==> flow/design.v <==
`timescale 10ns / 1ns
module VGA_Driver #(parameter DW = 12) (
	input rst,
	input clk, 						 
	input  [DW - 1 : 0] pixelIn, 	 
	output  [DW - 1 : 0] pixelOut,  
	output  Hsync_n,		 
	output  Vsync_n,		 
	output  [9:0] posX, 	 
	output  [9:0] posY 		 
);
localparam SCREEN_X = 640; 	 
localparam FRONT_PORCH_X =16;  
localparam SYNC_PULSE_X = 96;
localparam BACK_PORCH_X = 48;
localparam TOTAL_SCREEN_X = SCREEN_X+FRONT_PORCH_X+SYNC_PULSE_X+BACK_PORCH_X; 	 
localparam SCREEN_Y = 480; 	 
localparam FRONT_PORCH_Y =10;  
localparam SYNC_PULSE_Y = 2;
localparam BACK_PORCH_Y = 33;
localparam TOTAL_SCREEN_Y = SCREEN_Y+FRONT_PORCH_Y+SYNC_PULSE_Y+BACK_PORCH_Y; 	 
reg  [9:0] countX;  
reg  [9:0] countY;  
assign posX    = countX;
assign posY    = countY;
assign pixelOut = (countX<SCREEN_X) ? (pixelIn ) : (12'b0) ;
assign Hsync_n = ~((countX>=SCREEN_X+FRONT_PORCH_X) && (countX<SCREEN_X+SYNC_PULSE_X+FRONT_PORCH_X)); 
assign Vsync_n = ~((countY>=SCREEN_Y+FRONT_PORCH_Y) && (countY<SCREEN_Y+FRONT_PORCH_Y+SYNC_PULSE_Y));
always @(posedge clk) begin
	if (rst) begin
		countX <= (SCREEN_X+FRONT_PORCH_X-1);
		countY <= (SCREEN_Y+FRONT_PORCH_Y-1);
	end
	else begin 
		if (countX >= (TOTAL_SCREEN_X-1)) begin
			countX <= 0;
			if (countY >= (TOTAL_SCREEN_Y-1)) begin
				countY <= 0;
			end 
			else begin
				countY <= countY + 1;
			end
		end 
		else begin
			countX <= countX + 1;
			countY <= countY;
		end
	end
end
endmodule
* Reports on VGA_Driver
The steps from the RTL of VGA_Driver to its reports follow in flow order.
Line numbers count from 1 in the design file above.
Operators: Yosys type, input widths -> output width; for muxes data width and select width s.
A cell with - has no value.
- Top :: VGA_Driver
- Clock input :: clk
- Standard-cell library :: sky130hd
- Library corner :: tt_025C_1v80

* After elaboration
Yosys after proc, flatten, opt, wreduce and memory -nomap, before mapping. Memory bits, and registers merged into a memory's read port (data or address), are not among the register bits. Print and check cells are not counted. Equal cells are merged and count once.
- $add $sub $neg :: 2
- $lt $le $gt $ge :: 7
- Multiplexer cells :: 3
- Bitwise gates (word level) :: 2
- Reduce/logical cells :: 3
** Operators by type and width (number)
- $ge 10x10->1 const B :: 3
- $add 10x1->10 const B :: 2
- $lt 10x10->1 const B :: 2
- $mux 10 :: 2
- $mux 12 :: 1
- $ge 10x9->1 const B :: 1
- $lt 10x9->1 const B :: 1
- $logic_and 1x1->1 :: 2
- $not 1->1 :: 2
- $reduce_or 2->1 :: 1
- Flip-flop bits (word level) :: 20
- Bits of input ports :: 14
- Output and inout port bits :: 34
- Word-level cells :: 20

* Logic depth
Depth = most cells in a row (Yosys ltp): at word level without a register or memory, in the mapped netlist without a sequential cell, where the memories' decode and read muxes count.
- Depth after elaboration :: 3
- ABC_AREA :: 1
- Gate-level depth with buffers :: 9
- Gate-level depth less buffers :: 9

* Netlist
Source: synth_stat.txt of the flow (Yosys; design flattened, memories mapped). It holds for the ABC_AREA given above (unset counts as 0); a run with the other value may have another netlist.
** Cells by type
- sky130_fd_sc_hd__dfxtp_1 :: number 20, area in all 400.384 um^2
- sky130_fd_sc_hd__nand2_1 :: number 51, area in all 191.434 um^2
- sky130_fd_sc_hd__inv_1 :: number 42, area in all 157.651 um^2
- sky130_fd_sc_hd__nor2_1 :: number 25, area in all 93.84 um^2
- sky130_fd_sc_hd__nand3_1 :: number 18, area in all 90.086 um^2
- sky130_fd_sc_hd__ha_1 :: number 5, area in all 62.56 um^2
- sky130_fd_sc_hd__xor2_1 :: number 4, area in all 35.034 um^2
- sky130_fd_sc_hd__o21ai_0 :: number 5, area in all 25.024 um^2
- sky130_fd_sc_hd__a21oi_1 :: number 4, area in all 20.019 um^2
- sky130_fd_sc_hd__nor2_2 :: number 3, area in all 18.768 um^2
- sky130_fd_sc_hd__nand2_2 :: number 2, area in all 12.512 um^2
- sky130_fd_sc_hd__nand4_1 :: number 2, area in all 12.512 um^2
- sky130_fd_sc_hd__buf_6 :: number 1, area in all 11.261 um^2
- sky130_fd_sc_hd__nand2_4 :: number 1, area in all 11.261 um^2
- sky130_fd_sc_hd__nor2_4 :: number 1, area in all 11.261 um^2
- sky130_fd_sc_hd__nand3_2 :: number 1, area in all 10.01 um^2
- sky130_fd_sc_hd__nor3_1 :: number 2, area in all 10.01 um^2
- sky130_fd_sc_hd__a21oi_2 :: number 1, area in all 8.758 um^2
Other cell types: 12; their cells: 12.
- Mapped cells :: 200
- Synthesis area :: 1267.5 um^2
- Sequential part of the area :: 400.4 um^2
- Flip-flop cells :: 20
- Buffer cells :: 3

* Timing after synthesis
Source: OpenSTA report_checks on the synthesized netlist (no wires, ideal clock, input and output delay 20% of the period each), path of least setup slack; recovery checks are left aside. Register names are those of the netlist, which keeps one name where synthesis merged equal registers.
- Kind :: reg-to-reg
- From :: register countX[0]
- To :: register countY[0]
- Clock period :: 1980 ps
- Library setup time :: 115 ps
- Arrival time :: 1300 ps
- Data required time :: 1865 ps
- Slack :: 565 ps
- Delay of the path :: 1415 ps
- Driving pins on the path :: 8
- Path buffers :: 1
- Period reached after synthesis :: 1415 ps
"delay of the path" = arrival - input delay + setup time.
"driving pins on the path" counts driving pins, that of a launching flip-flop among them; a cell with two outputs on the path counts twice.
"period reached after synthesis" is the clock period less the worst setup slack; recovery checks do not enter. This is arithmetic on one report: input and output delays are still those of the set period (20% each).
The rows between start and end are the longest chain of elaborated cells between them; the timing report does not say that the signal goes this way. Where chains are equally long, one stands for them.
Each line given opens the expression or statement behind the cell; cells for indexed reads and writes are added by Yosys, which also makes memories of some case tables.
A register here has more assigning lines than the two given.
- Cells stage by stage :: sky130_fd_sc_hd__dfxtp_1 -> sky130_fd_sc_hd__ha_1 -> sky130_fd_sc_hd__nand3_2 -> sky130_fd_sc_hd__o21ai_2 -> sky130_fd_sc_hd__nand2_4 -> sky130_fd_sc_hd__buf_6 -> sky130_fd_sc_hd__a21oi_2 -> sky130_fd_sc_hd__nand2_1
- Cells in the longest elaborated chain :: 1
- Elaborated cells between the ends (all ways) :: 1
- RTL lines with such cells :: 1
** Ends and longest elaborated chain, post-synthesis
- start: declaration :: RTL line 22 : reg  [9:0] countX;
- start: assignment :: RTL line 31 : countX <= (SCREEN_X+FRONT_PORCH_X-1);
- start: assignment :: RTL line 45 : countX <= countX + 1;
- $ge 10x10->1 :: RTL line 35 : if (countX >= (TOTAL_SCREEN_X-1)) begin
- end: assignment :: RTL line 32 : countY <= (SCREEN_Y+FRONT_PORCH_Y-1);
- end: assignment :: RTL line 41 : countY <= countY + 1;
- end: declaration :: RTL line 23 : reg  [9:0] countY;

Add stored flow runs of VGA_Driver

Record of 2 stored runs of the RTL-to-layout flow on VGA_Driver, platform sky130hd. The runs are unordered. Constraints: input delay and output delay 20% of the set period each, output load 0.01 pF.

* Flow run A
** Files
==> flow/run.sh <==
#!/bin/bash
# the make line also repeats the synthesis and layout settings of config.mk as NAME=value (left out here)
make -C /OpenROAD-flow-scripts/flow DESIGN_CONFIG=/design/flow/config.mk WORK_HOME=/design/flow/orfs CLKGATE_MAP_FILE= finish
==> flow/config.mk <==
export PLATFORM = sky130hd
export DESIGN_NAME = VGA_Driver
export DESIGN_NICKNAME = VGA_Driver
export VERILOG_FILES = /design/flow/design.v
export SDC_FILE = /design/flow/constraint.sdc
export NUM_CORES = 4
export LEC_CHECK = 0
export ABC_AREA = 1
export CAP_MARGIN = 10
export CELL_PAD_IN_SITES_DETAIL_PLACEMENT = 1
export CORE_MARGIN = 4
export CORE_UTILIZATION = 67
export CTS_CLUSTER_SIZE = 90
export HOLD_SLACK_MARGIN = -0.03
export MIN_ROUTING_LAYER = met2
export PLACE_DENSITY_LB_ADDON = 0.24
export SLEW_MARGIN = 20
==> flow/constraint.sdc <==
create_clock -name core_clock -period 2.66 [get_ports {clk}]
set_input_delay 0.5320 -clock core_clock [delete_from_list [all_inputs] [get_ports {clk}]]
set_output_delay 0.5320 -clock core_clock [all_outputs]
set_load 0.01 [all_outputs]
** Results
No final report: placement broke off with FLW-0024.

* Flow run B
** Files
==> flow/run.sh <==
#!/bin/bash
# the make line also repeats the synthesis and layout settings of config.mk as NAME=value (left out here)
make -C /OpenROAD-flow-scripts/flow DESIGN_CONFIG=/design/flow/config.mk WORK_HOME=/design/flow/orfs CLKGATE_MAP_FILE= finish
==> flow/config.mk <==
export PLATFORM = sky130hd
export DESIGN_NAME = VGA_Driver
export DESIGN_NICKNAME = VGA_Driver
export VERILOG_FILES = /design/flow/design.v
export SDC_FILE = /design/flow/constraint.sdc
export NUM_CORES = 4
export LEC_CHECK = 0
export ABC_AREA = 1
export CAP_MARGIN = 20
export CELL_PAD_IN_SITES_GLOBAL_PLACEMENT = 3
export CORE_ASPECT_RATIO = 0.89
export CORE_MARGIN = 2
export CORE_UTILIZATION = 66
export CTS_CLUSTER_SIZE = 10
export GPL_TIMING_DRIVEN = 0
export MAX_ROUTING_LAYER = met5
export MIN_ROUTING_LAYER = met2
export PLACE_DENSITY = 0.66
export SETUP_SLACK_MARGIN = 0.45
export SLEW_MARGIN = 20
export TNS_END_PERCENT = 65
==> flow/constraint.sdc <==
create_clock -name core_clock -period 1.66 [get_ports {clk}]
set_input_delay 0.3320 -clock core_clock [delete_from_list [all_inputs] [get_ports {clk}]]
set_output_delay 0.3320 -clock core_clock [all_outputs]
set_load 0.01 [all_outputs]
** Results
No final report: placement broke off with GPL-0301.
